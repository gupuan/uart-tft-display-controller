==> flow/design.v <==
module uart_byte_rx(
    input Clk,               
    input Reset_n,           
    input uart_rx,           
    output reg Rx_Done,      
    output reg [7:0] Rx_Data,  
    output reg Frame_Error   
);
    parameter CLOCK_FREQ = 50_000_000;   
    parameter BAUD = 115200;             
    parameter MCNT_BAUD = CLOCK_FREQ / BAUD - 1;  
    reg [7:0] r_Rx_Data;                 
    reg [29:0] baud_div_cnt;             
    reg en_baud_cnt;                     
    reg [3:0] bit_cnt;                   
    reg dff0_uart_rx, dff1_uart_rx;      
    reg r_uart_rx;                       
    wire nedge_uart_rx;                  
    wire w_Rx_Done;                      
    always @(posedge Clk or negedge Reset_n)
        if (!Reset_n) begin
            baud_div_cnt <= 0;
            en_baud_cnt <= 0;
            bit_cnt <= 0;
            r_Rx_Data <= 8'd0;
            Rx_Data <= 8'd0;
            Rx_Done <= 0;
            Frame_Error <= 0;
        end else begin
            if (en_baud_cnt) begin
                if (baud_div_cnt == MCNT_BAUD)
                    baud_div_cnt <= 0;  
                else
                    baud_div_cnt <= baud_div_cnt + 1;  
            end else begin
                baud_div_cnt <= 0;  
            end
            if (en_baud_cnt && baud_div_cnt == MCNT_BAUD) begin
                if (bit_cnt == 9) 
                    bit_cnt <= 0;  
                else
                    bit_cnt <= bit_cnt + 1;  
            end
            if (baud_div_cnt == MCNT_BAUD / 2) begin
                case (bit_cnt)
                    1: r_Rx_Data[0] <= dff1_uart_rx;  
                    2: r_Rx_Data[1] <= dff1_uart_rx;
                    3: r_Rx_Data[2] <= dff1_uart_rx;
                    4: r_Rx_Data[3] <= dff1_uart_rx;
                    5: r_Rx_Data[4] <= dff1_uart_rx;
                    6: r_Rx_Data[5] <= dff1_uart_rx;
                    7: r_Rx_Data[6] <= dff1_uart_rx;
                    8: r_Rx_Data[7] <= dff1_uart_rx;  
                    default: r_Rx_Data <= r_Rx_Data;  
                endcase
            end
            if (w_Rx_Done) begin
                Rx_Done <= 1;  
                Rx_Data <= r_Rx_Data;  
                if (dff1_uart_rx != 1'b1)  
                    Frame_Error <= 1;
                else
                    Frame_Error <= 0;
            end else begin
                Rx_Done <= 0;  
            end
            if (nedge_uart_rx)
                en_baud_cnt <= 1;
            else if (bit_cnt == 9 && baud_div_cnt == MCNT_BAUD)
                en_baud_cnt <= 0;  
        end
    always @(posedge Clk) begin
        dff0_uart_rx <= uart_rx;          
        dff1_uart_rx <= dff0_uart_rx;    
        r_uart_rx <= dff1_uart_rx;       
    end
    assign nedge_uart_rx = (dff1_uart_rx == 0) && (r_uart_rx == 1);
    assign w_Rx_Done = (bit_cnt == 9 && baud_div_cnt == MCNT_BAUD / 2);
endmodule
---- Reports on uart_byte_rx ----
What the tools print for uart_byte_rx, step after step.
Line numbers count from 1 in the design file above.
A cell with -- has no value.
inputs
  top module .............................. uart_byte_rx
  clock ................................... Clk
  library ................................. sky130hd
  corner .................................. tt_025C_1v80

---- Word-level counts ----
Yosys after proc, flatten, opt, wreduce and memory -nomap, before mapping. Memory bits, and registers merged into a memory's read port (data or address), are not among the register bits. Print and check cells are not counted. Equal cells are merged and count once.
bit counts
  input port bits ......................... 3
  output and inout bits ................... 10
  word-level cells ........................ 51
  register bits ........................... 56
operators by class
  add/sub/neg operators ................... 2
  bitwise gates (word level) .............. 1
  mux-type cells .......................... 7
  eq/ne operators ......................... 11
  reduce/logical cells .................... 13
operators with widths
  cell                                                               number
  30-bit two-way mux                                                 2
  30-bit by 1-bit adder with 30-bit output (second input constant)   1
  30-bit by 8-bit == test with 1-bit output (second input constant)  1
  30-bit by 9-bit == test with 1-bit output (second input constant)  1
  2-bit AND reduction                                                8
  4-bit by 3-bit == test with 1-bit output (second input constant)   4
  4-bit by 2-bit == test with 1-bit output (second input constant)   2
  4-bit == test (second input constant)                              2
  1-bit logical AND                                                  4
  4-bit by 1-bit adder with 4-bit output (second input constant)     1
  4-bit by 1-bit == test with 1-bit output (second input constant)   1
  4-bit two-way mux                                                  1
  1-bit two-way mux                                                  4
  2-bit nonzero test                                                 1
  1-bit inverter                                                     1

---- Depth ----
Depth = most cells in a row (Yosys ltp): at word level without a register or memory, in the mapped netlist without a sequential cell, where the memories' decode and read muxes count.
depth
  depth after elaboration ................. 4
  ABC_AREA ................................ 0
  mapped depth ............................ 6
  gate-level depth less buffers ........... 6

---- Synthesis result ----
Yosys stat after the flow's synthesis: flattened, memories mapped to cells. It holds for the ABC_AREA given above (unset counts as 0); a run with the other value may have another netlist.
cell types
  type                      number  total area (µm²)
  sky130_fd_sc_hd__dfrtp_1  53      1.33E+03
  sky130_fd_sc_hd__mux2_2   17      191.434
  sky130_fd_sc_hd__nand4_1  18      112.608
  sky130_fd_sc_hd__nor2_1   25      93.84
  sky130_fd_sc_hd__xnor2_1  9       78.826
  sky130_fd_sc_hd__a21oi_1  15      75.072
  sky130_fd_sc_hd__or4_1    9       67.565
  sky130_fd_sc_hd__nor4_1   10      62.56
  sky130_fd_sc_hd__dfxtp_1  3       60.058
  sky130_fd_sc_hd__nand3_1  12      60.058
  sky130_fd_sc_hd__xor2_1   6       52.55
  sky130_fd_sc_hd__or3_1    8       50.048
  sky130_fd_sc_hd__inv_1    13      48.797
  sky130_fd_sc_hd__nor4b_4  2       47.546
  sky130_fd_sc_hd__nor3_1   9       45.043
  sky130_fd_sc_hd__o31ai_1  6       45.043
  sky130_fd_sc_hd__o21ai_0  8       40.038
  sky130_fd_sc_hd__ha_1     3       37.536
Other cell types: 17; their cells: 43.
synthesis totals
  sequential area ......................... 1386.3 µm²
  buffers ................................. 12
  mapped flip-flops ....................... 56
  mapped cells ............................ 269
  synthesis area .......................... 2751.4 µm²

---- Path before layout ----
Source: OpenSTA report_checks on the synthesized netlist (no wires, ideal clock, input and output delay 20% of the period each), path of least setup slack; recovery checks are left aside. Register names are those of the netlist, which keeps one name where synthesis merged equal registers.
path post-synthesis
  path kind ............................... register to register
  from .................................... register baud_div_cnt[0]
  to ...................................... register Rx_Data[0]
  period .................................. 2.38 ns
  driving pins on the path ................ 7
  delay of the path ....................... 2.174 ns
  library setup time ...................... 0.125 ns
  data required time ...................... 2.255 ns
  arrival time ............................ 2.049 ns
  path buffers ............................ 0
  slack ................................... 0.206 ns
  time at the first pin ................... 0.000 ns
  period reached after synthesis .......... 2.174 ns
"delay of the path" = arrival - input delay + setup time.
"driving pins on the path": output pins that drive a net of the path, with the launching flip-flop's if there is one; two outputs of one cell count as two.
"period reached after synthesis" = period - worst setup slack (recovery checks aside). The figure is calculated, with input and output delays left at 20% of the set period.
Between the ends stands the longest chain of elaborated cells between them, by number of cells; it is not shown to be the way that was timed. Of several equally long chains one is given.
Each line given opens the expression or statement behind the cell; cells for indexed reads and writes are added by Yosys, which also makes memories of some case tables.
At most two assigning lines are given for a register; there are more.
on the way, post-synthesis
  cells stage by stage .................... sky130_fd_sc_hd__dfrtp_1 sky130_fd_sc_hd__inv_1 sky130_fd_sc_hd__ha_1 sky130_fd_sc_hd__nand4_1 sky130_fd_sc_hd__nor4b_4 sky130_fd_sc_hd__nor4b_4 sky130_fd_sc_hd__mux2_2
  length of the longest elaborated chain .. 2
  elaborated cells between the ends (all ways) .. 2
  classes of those cells .................. eq/ne (1); reduce/logical (1)
RTL lines, path post-synthesis
  what                                       RTL line  source
  start: declaration                         13        reg [29:0] baud_div_cnt;
  start: assignment                          22        baud_div_cnt <= 0;
  start: assignment                          34        baud_div_cnt <= baud_div_cnt + 1;
  30-bit by 8-bit == test with 1-bit output  78        assign w_Rx_Done = (bit_cnt == 9 && baud_div_cnt == MCNT_BAUD / 2);
  1-bit logical AND                          78
  end: assignment                            26        Rx_Data <= 8'd0;
  end: assignment                            59        Rx_Data <= r_Rx_Data;
  end: declaration                           6         output reg [7:0] Rx_Data,

---- Path in the finished layout ----
Path of least setup slack in the final report of run A (OpenROAD, finished layout, wires in). Where an end is a register, its clock arrival counts in the times.
path after layout
  path kind ............................... register to register
  from .................................... register baud_div_cnt[0]
  to ...................................... register Rx_Data[6]
  period .................................. 3.47 ns
  path buffers ............................ 0
  time at the first pin ................... 0.31 ns
  data required time ...................... 3.67 ns
  library setup time ...................... 0.10 ns
  slack ................................... 0.77 ns
  driving pins on the path ................ 7
  arrival time ............................ 2.90 ns
Between the ends stands the longest chain of elaborated cells between them, by number of cells; it is not shown to be the way that was timed. Of several equally long chains one is given.
At most two assigning lines are given for a register; there are more.
on the way, after layout
  cells stage by stage .................... sky130_fd_sc_hd__dfrtp_1 sky130_fd_sc_hd__inv_1 sky130_fd_sc_hd__ha_1 sky130_fd_sc_hd__nand4_1 sky130_fd_sc_hd__nor4b_4 sky130_fd_sc_hd__nor4b_4 sky130_fd_sc_hd__mux2_2
  length of the longest elaborated chain .. 2
  elaborated cells between the ends (all ways) .. 2
  classes of those cells .................. eq/ne (1); reduce/logical (1)
RTL lines, path after layout
  what                                       RTL line  source
  start: declaration                         13        reg [29:0] baud_div_cnt;
  start: assignment                          22        baud_div_cnt <= 0;
  start: assignment                          34        baud_div_cnt <= baud_div_cnt + 1;
  30-bit by 8-bit == test with 1-bit output  78        assign w_Rx_Done = (bit_cnt == 9 && baud_div_cnt == MCNT_BAUD / 2);
  1-bit logical AND                          78
  end: assignment                            26        Rx_Data <= 8'd0;
  end: assignment                            59        Rx_Data <= r_Rx_Data;
  end: declaration                           6         output reg [7:0] Rx_Data,

Ticket comment

Flow measurements of uart_byte_rx on sky130hd: 2 stored runs with different settings, listed in no order. Input and output delays are each 20% of the period that was set; the output load is 0.01 pF.
"clock period reached" = clock period - worst setup slack. The figure is calculated, with input and output delays left at 20% of the set period.
By "worst path time" is meant the share of the clock period that the worst setup path is allowed (20% is reserved at inputs, 20% at outputs), minus its slack. Clock arrival times at its registers enter into it.
"total power of the final layout" is the tool's figure for a default switching activity; nothing was simulated.

---- run A ----
settings
  period_ns = 3.47
  CORE_UTILIZATION = 30
  PLACE_DENSITY = 0.49
  CELL_PAD_IN_SITES_DETAIL_PLACEMENT = 1
  TNS_END_PERCENT = 85
  GPL_ROUTABILITY_DRIVEN = 0
  MIN_ROUTING_LAYER = met1
  MAX_ROUTING_LAYER = met4
  CAP_MARGIN = 20
  CORE_MARGIN = 2
  SLEW_MARGIN = 20
results
  synthesized cell area ................... 2751.4 µm²
  die area ................................ 9953.1 µm²
  std-cell area (final layout) ............ 3080.4 µm²
  utilization ............................. 0.35
  worst setup slack after layout .......... 0.768 ns
  total negative setup slack .............. 0.000 ns
  worst hold slack in the final report .... 0.351 ns
  total power of the final layout ......... 1.039 mW
  clock period reached .................... 2.702 ns
  worst path time ......................... 2.70 ns
  type of the worst setup path ............ register to register

---- run B ----
settings
  period_ns = 3.97
  CORE_UTILIZATION = 39
  SETUP_SLACK_MARGIN = 0.38
  PLACE_DENSITY_LB_ADDON = 0.03
  CORE_MARGIN = 9
  CELL_PAD_IN_SITES_DETAIL_PLACEMENT = 0
  CAP_MARGIN = 25
  SLEW_MARGIN = 15
results
  synthesized cell area ................... 2751.4 µm²
  die area ................................ 10403.0 µm²
  std-cell area (final layout) ............ 3074.2 µm²
  utilization ............................. 0.45
  worst setup slack after layout .......... 1.406 ns
  total negative setup slack .............. 0.000 ns
  worst hold slack in the final report .... 0.334 ns
  total power of the final layout ......... 0.9590 mW
  clock period reached .................... 2.564 ns
  worst path time ......................... 2.56 ns
  type of the worst setup path ............ register to register
